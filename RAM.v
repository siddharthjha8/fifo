==> flow/design.v <==
`timescale 1ns / 1ps
module RAM(clk,write_data,write_enable,write_addr,read_enable,read_addr,read_data);
input clk;
input write_enable,read_enable;
input  [7:0] write_data;
input [4:0] write_addr,read_addr ;
output reg [7:0] read_data;
reg [7:0]MEM[15:0];
always@(posedge clk)
begin
if(write_enable)
begin
MEM[write_addr]<=write_data;
end
end
always@(posedge clk)
begin
if(read_enable)
begin
read_data=MEM[read_addr];
end
end
endmodule
* From RTL to reports: RAM
What the tools print for RAM, step after step. Line numbers count from 1 in the design file above. Not given: -
Inputs: design top RAM, clock port clk, cell library sky130hd, library corner tt_025C_1v80

* Word level
Counts by Yosys on the flattened word-level netlist (proc, flatten, opt, wreduce; memories kept). Register bits leave out memories and registers merged into their read ports (data or address); mux counts leave out enables and synchronous resets folded into registers. Print and check cells are left out. Cells with the same type and inputs are merged into one. Yosys's memory passes give these memory sizes; they may raise the number of words (mostly to a power of two), join words into wider ones and drop unused or constant bits.
Bit counts: bits in registers 0, memory bits (writable) 128, clocked read ports x word width 8, memories kept 1, output and inout port bits 8, elaborated cells 4
Operators by class: mux-type cells 3
Memory list:
- MEM | depth 16, bits a word 8, read ports 1, wr ports 1, RTL line 8 | reg [7:0]MEM[15:0];
Operators by type and width (count):
- two-way mux 8 bit | 1
- two-way mux 4 bit | 1
- two-way mux 1 bit | 1

* Longest topological paths
Yosys ltp: most cells in a row. Word level: on the elaborated netlist, between registers, memories and ports. Mapped: between sequential cells and ports; inverters and the memories' decode and read muxes count.
Depth: word-level depth 1, ABC_AREA 0, depth in mapped cells 5, gate-level depth less buffers 3

* Synthesis result
The flow's flattened synthesis, as Yosys stat reports it; memories are mapped. The netlist is that of the ABC_AREA named above (0 if unset); the other value can give another one. Totals and module areas in this step are rounded.
Cells by type:
- sky130_fd_sc_hd__edfxtp_1 | count 136, total area 4.08E+03 um^2
- sky130_fd_sc_hd__mux4_2 | count 18, total area 405.389 um^2
- sky130_fd_sc_hd__mux4_1 | count 14, total area 367.853 um^2
- sky130_fd_sc_hd__a22oi_1 | count 16, total area 120.115 um^2
- sky130_fd_sc_hd__nor2_1 | count 13, total area 48.797 um^2
- sky130_fd_sc_hd__buf_6 | count 3, total area 33.782 um^2
- sky130_fd_sc_hd__nand2_1 | count 9, total area 33.782 um^2
- sky130_fd_sc_hd__clkdlybuf4s25_2 | count 3, total area 30.029 um^2
- sky130_fd_sc_hd__nor3_1 | count 4, total area 20.019 um^2
- sky130_fd_sc_hd__buf_2 | count 3, total area 15.014 um^2
- sky130_fd_sc_hd__nand3b_1 | count 2, total area 15.014 um^2
- sky130_fd_sc_hd__nand2b_1 | count 2, total area 12.512 um^2
- sky130_fd_sc_hd__or3b_2 | count 1, total area 8.758 um^2
- sky130_fd_sc_hd__and2b_1 | count 1, total area 7.507 um^2
- sky130_fd_sc_hd__buf_4 | count 1, total area 7.507 um^2
- sky130_fd_sc_hd__and2_1 | count 1, total area 6.256 um^2
- sky130_fd_sc_hd__nor2b_1 | count 1, total area 6.256 um^2
- sky130_fd_sc_hd__nand3_1 | count 1, total area 5.005 um^2
Mapped netlist: mapped cells 229, chip area (Yosys) 0.00523 mm^2, flip-flops 136, buffer cells 10

* Timing after synthesis
OpenSTA on the mapped netlist: ideal clock, no wires. The path of least setup slack (recovery checks aside). Input and output delay are each 20% of the period. Register names are those of the netlist, which keeps one name where synthesis merged equal registers.
Timing after synthesis: kind in2reg, start point input port write_addr[2], end point memory MEM[0][0], period 2.93 ns, input delay 0.586 ns, launch time at the first pin 0.586 ns, arrival time 1.696 ns, required time 2.547 ns, setup slack 0.851 ns, path delay 1.493 ns, stages 2, buffers on the path 0, synthesis period reached 2.079 ns
"path delay" = arrival - input delay + setup time. "stages": output pins that drive a net of the path, with the launching flip-flop's if there is one; two outputs of one cell count as two. "synthesis period reached" = period - worst setup slack (recovery checks aside). The figure is calculated, with input and output delays left at 20% of the set period. The rows between start and end are the longest chain of elaborated cells between them; the timing report does not say that the signal goes this way. Where chains are equally long, one stands for them. Each line given opens the expression or statement behind the cell; cells for indexed reads and writes are added by Yosys, which also makes memories of some case tables.
On the way, after synthesis: cell sequence sky130_fd_sc_hd__or3b_2 -> sky130_fd_sc_hd__nor3_1, length of the longest elaborated chain 1, elaborated cells on any way between the ends 1, source lines of those cells 1, those cells by class mux (1)
RTL lines, path after synthesis:
- start: declaration | RTL line 6 | input [4:0] write_addr,read_addr ;
- two-way mux 4 bit | RTL line 11 | if(write_enable)
- end: declaration | RTL line 8 | reg [7:0]MEM[15:0];

* Timing after layout
From the final timing report of stored run 1: the path of least setup slack in the routed layout; clock arrival at registers is part of the times.
Timing after layout: kind reg2reg, start point memory MEM[5][3], end point register read_data[3], period 1.52 ns, launch time at the first pin 0.39 ns, arrival time 1.59 ns, required time 1.66 ns, setup slack 0.07 ns, stages 4, buffers on the path 0
On the way, after layout: cell sequence sky130_fd_sc_hd__edfxtp_1 -> sky130_fd_sc_hd__mux4_1 -> sky130_fd_sc_hd__a22oi_2 -> sky130_fd_sc_hd__nand2_1
RTL lines, path after layout:
- start: declaration | RTL line 8 | reg [7:0]MEM[15:0];
- end: declaration | RTL line 7 | output reg [7:0] read_data;
No chain of elaborated cells between the ends is given.

Subject: flow runs of RAM

Hi,

Record of 2 stored runs of the RTL-to-layout flow on RAM, platform sky130hd. The runs are unordered. Constraints: input delay and output delay 20% of the set period each, output load 0.01 pF.
"reached clock period" = clock period - worst setup slack. The figure is calculated, with input and output delays left at 20% of the set period.
By "critical path time" is meant the share of the clock period that the worst setup path is allowed (20% is reserved at inputs, 20% at outputs), minus its slack. Clock arrival times at its registers enter into it.
"power" is the tool's figure for a default switching activity; nothing was simulated.
Values from the reports are rounded here.

* Stored run 1 | settings: period_ns 1.52; CAP_MARGIN 20; CORE_MARGIN 2; CORE_UTILIZATION 40; SLEW_MARGIN 20 | results: setup slack of the worst path 0.066 ns; area of the standard cells in the finished layout 0.00656 mm^2; final design utilization 51.8%; chip area after synthesis (Yosys) 0.00523 mm^2; die area 0.014 mm^2; worst hold slack in the final report 0.638 ns; total negative slack on setup checks 0.000 ns; critical path time 1.45 ns; worst setup path kind reg2reg; reached clock period 1.454 ns; power 0.00866 W
* Stored run 2 | settings: period_ns 1.7; CORE_UTILIZATION 62; PLACE_DENSITY_LB_ADDON 0.19; CELL_PAD_IN_SITES_GLOBAL_PLACEMENT 2; CELL_PAD_IN_SITES_DETAIL_PLACEMENT 2; ABC_AREA 0; CTS_CLUSTER_SIZE 32; MAX_ROUTING_LAYER met5; CAP_MARGIN 20; CORE_MARGIN 2; SLEW_MARGIN 20 | did not finish, placement stopped with DPL-0033

Regards
