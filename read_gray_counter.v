==> flow/design.v <==
`timescale 1ns / 1ps
module read_gray_counter(read_enable,rempty,rqr,rst,clk,bin,gry);
input read_enable,rst,clk;
input [4:0]rqr;
output reg rempty;
output [3:0]bin;
output reg [4:0]gry;
reg [4:0]rbin;
wire [4:0]rgraynext,rbinnext;
wire [4:0]rempty_val;
always@(posedge clk or posedge rst)
begin
if(rst)
{rbin,gry}<=0;
else
{rbin,gry}<={rbinnext,rgraynext};
end
assign bin = rbin[3:0];
assign rbinnext= rbin+(read_enable&~rempty);
assign rgraynext = (rbinnext>>1)^rbinnext;
assign rempty_val=(rgraynext==rqr[4:0]);
always@(posedge clk or posedge rst)
begin
if(rst)
rempty<=1'b1;
else
rempty<=rempty_val;
end
endmodule
# From RTL to reports: read_gray_counter
# The steps from the RTL of read_gray_counter to its reports follow in flow order.
# Lines are those of the file above, counted from 1.
# Cell names lack the library's common part.
# Not given: --
# inputs
top_module	read_gray_counter
clock	clk
library	sky130hd
lib_corner	tt_025C_1v80

# Word level
# Source: Yosys, flattened and elaborated, memories not mapped. Widths are those after wreduce; folded enables and synchronous resets count as part of the registers. Registers that Yosys merges into a memory's read port (data or address) are not register bits. Print and check cells do not count. Equal cells are merged and count once.
# word_totals
ff_bits	11
elab_cells	8
# op_classes
n_addsub	1
n_eq	1
logic	3
# op_table
op	n
1-bit by 5-bit bitwise AND with 5-bit output	1
1-bit NOT with 5-bit output	1
4-bit by 5-bit bitwise XOR with 5-bit output	1
5-bit adder	1
5-bit equality test	1

# Depth
# Longest topological path by Yosys (ltp), each cell counted once; first at word level (registers and memories cut), then after technology mapping (sequential cells cut; the memories' decode and read muxes count).
# depth
word_depth	5
ABC_AREA	1
ltp_mapped	13
mapped_depth_nobuf	13

# Mapped cells and area
# Source: synth_stat.txt of the flow (Yosys; design flattened, memories mapped). It holds for the ABC_AREA given above (unset counts as 0); a run with the other value may have another netlist.
# types
type	n
dfrtp_1	9
nand2_1	27
inv_1	10
nand2_2	5
dfstp_2	1
ha_1	2
nand3_1	5
nand4_1	4
nand3b_1	2
buf_6	1
nor2_1	3
nand3_2	1
xor2_1	1
inv_2	1
# synth_totals
stdcells	72
mapped_area_um2	556.8
flip_flops	10
buf_cells	1

# Worst setup path after synthesis
# OpenSTA on the mapped netlist: ideal clock, no wires. The path of least setup slack (recovery checks aside). Input and output delay are each 20% of the period. Register names are those of the netlist, which keeps one name where synthesis merged equal registers.
# synth_timing
kind	register -> register
from	register rempty
to	register rempty
period_ns	2.59
setup_time_ns	0.067
t_first_pin_ns	0.000
arrival_time_ns	1.662
t_required_ns	2.523
path_slack_ns	0.861
delay_ns	1.729
driving_pins	13
n_path_buf	0
synth_period_reached_ns	1.729
# "delay_ns" = arrival - input delay + setup time.
# "driving_pins": output pins that drive a net of the path, with the launching flip-flop's if there is one; two outputs of one cell count as two.
# "synth_period_reached_ns" is the clock period less the worst setup slack; recovery checks do not enter. This is arithmetic on one report: input and output delays are still those of the set period (20% each).
# Between the ends stands the longest chain of elaborated cells between them, by number of cells; it is not shown to be the way that was timed. Of several equally long chains one is given.
# A line is the first line of the expression or statement that the cell stems from. Yosys adds cells for indexed reads and writes and turns some case tables into memories.
# synth_via
cell_sequence	dfstp_2 nor2_1 ha_1 ha_1 inv_1 nand2_1 nand2_1 nand2_1 nand2_1 nand3_1 nor2_1 nand2_1 nor2_1
elab_chain_cells	5
cone_cells	5
cone_lines	3
classes_between	add/sub: 1; eq/ne: 1; logic: 3
# synth_rtl
element	line	text
start, declared	5	output reg rempty;
start, assigned	25	rempty<=1'b1;
start, assigned	27	rempty<=rempty_val;
1-bit NOT with 5-bit output	19	assign rbinnext= rbin+(read_enable&~rempty);
1-bit by 5-bit bitwise AND with 5-bit output	19
5-bit adder	19
4-bit by 5-bit bitwise XOR with 5-bit output	20	assign rgraynext = (rbinnext>>1)^rbinnext;
5-bit equality test	21	assign rempty_val=(rgraynext==rqr[4:0]);
end, assigned	25
end, assigned	27
end, declared	5

# Path in the finished layout
# Path of least setup slack in the final report of job 1 (OpenROAD, finished layout, wires in). Where an end is a register, its clock arrival counts in the times.
# layout_timing
kind	register -> register
from	register rempty
to	register rempty
period_ns	1.3
setup_time_ns	0.06
t_first_pin_ns	0.25
arrival_time_ns	1.85
t_required_ns	1.49
path_slack_ns	-0.36
driving_pins	12
n_path_buf	0
# Between the ends stands the longest chain of elaborated cells between them, by number of cells; it is not shown to be the way that was timed. Of several equally long chains one is given.
# layout_via
cell_sequence	dfstp_2 nor2_4 ha_4 ha_4 inv_4 nand3_2 nand2_2 nand2_1 nand3_2 nor2_2 nand2_1 nor2_1
elab_chain_cells	5
cone_cells	5
cone_lines	3
classes_between	add/sub: 1; eq/ne: 1; logic: 3
# layout_rtl
element	line	text
start, declared	5	output reg rempty;
start, assigned	25	rempty<=1'b1;
start, assigned	27	rempty<=rempty_val;
1-bit NOT with 5-bit output	19	assign rbinnext= rbin+(read_enable&~rempty);
1-bit by 5-bit bitwise AND with 5-bit output	19
5-bit adder	19
4-bit by 5-bit bitwise XOR with 5-bit output	20	assign rgraynext = (rbinnext>>1)^rbinnext;
5-bit equality test	21	assign rempty_val=(rgraynext==rqr[4:0]);
end, assigned	25
end, assigned	27
end, declared	5

# read_gray_counter through Yosys and OpenROAD on sky130hd: 2 stored runs, unordered, with their settings and measured results. The constraints put input and output delay at 20% of the set period each and load the outputs with 0.01 pF.
# "achieved_clock_period_ns" means the clock period less the worst setup slack. The figure is calculated, with input and output delays left at 20% of the set period.
# By "worst_setup_path_time_ns" is meant the share of the clock period that the worst setup path is allowed (20% is reserved at inputs, 20% at outputs), minus its slack. Clock arrival times at its registers enter into it.
# "power_total_mw" is the tool's figure for a default switching activity; nothing was simulated.
# Among the settings, -- means not set for that run.
run name	period_ns	CORE_UTILIZATION	SETUP_SLACK_MARGIN	PLACE_DENSITY	CORE_MARGIN	TNS_END_PERCENT	ABC_AREA	GPL_TIMING_DRIVEN	CAP_MARGIN	MIN_ROUTING_LAYER	SLEW_MARGIN	yosys_chip_area_um2	die_footprint_um2	finish.utilization_pct	setup_worst_slack_ns	final_setup_tns_ns	power_total_mw	achieved_clock_period_ns	worst_setup_path_time_ns	worstPathKind
job 1	1.3	29	-0.03	0.73	5	40	1	1	25	met2	20	556.8	2896.1	51.4	-0.362	-0.978	2.450	1.662	1.66	register -> register
job 2	2.12	40	0.34	--	2	--	--	--	20	--	20	469.2	1463.1	69.6	0.145	0.000	1.271	1.975	1.98	register -> register
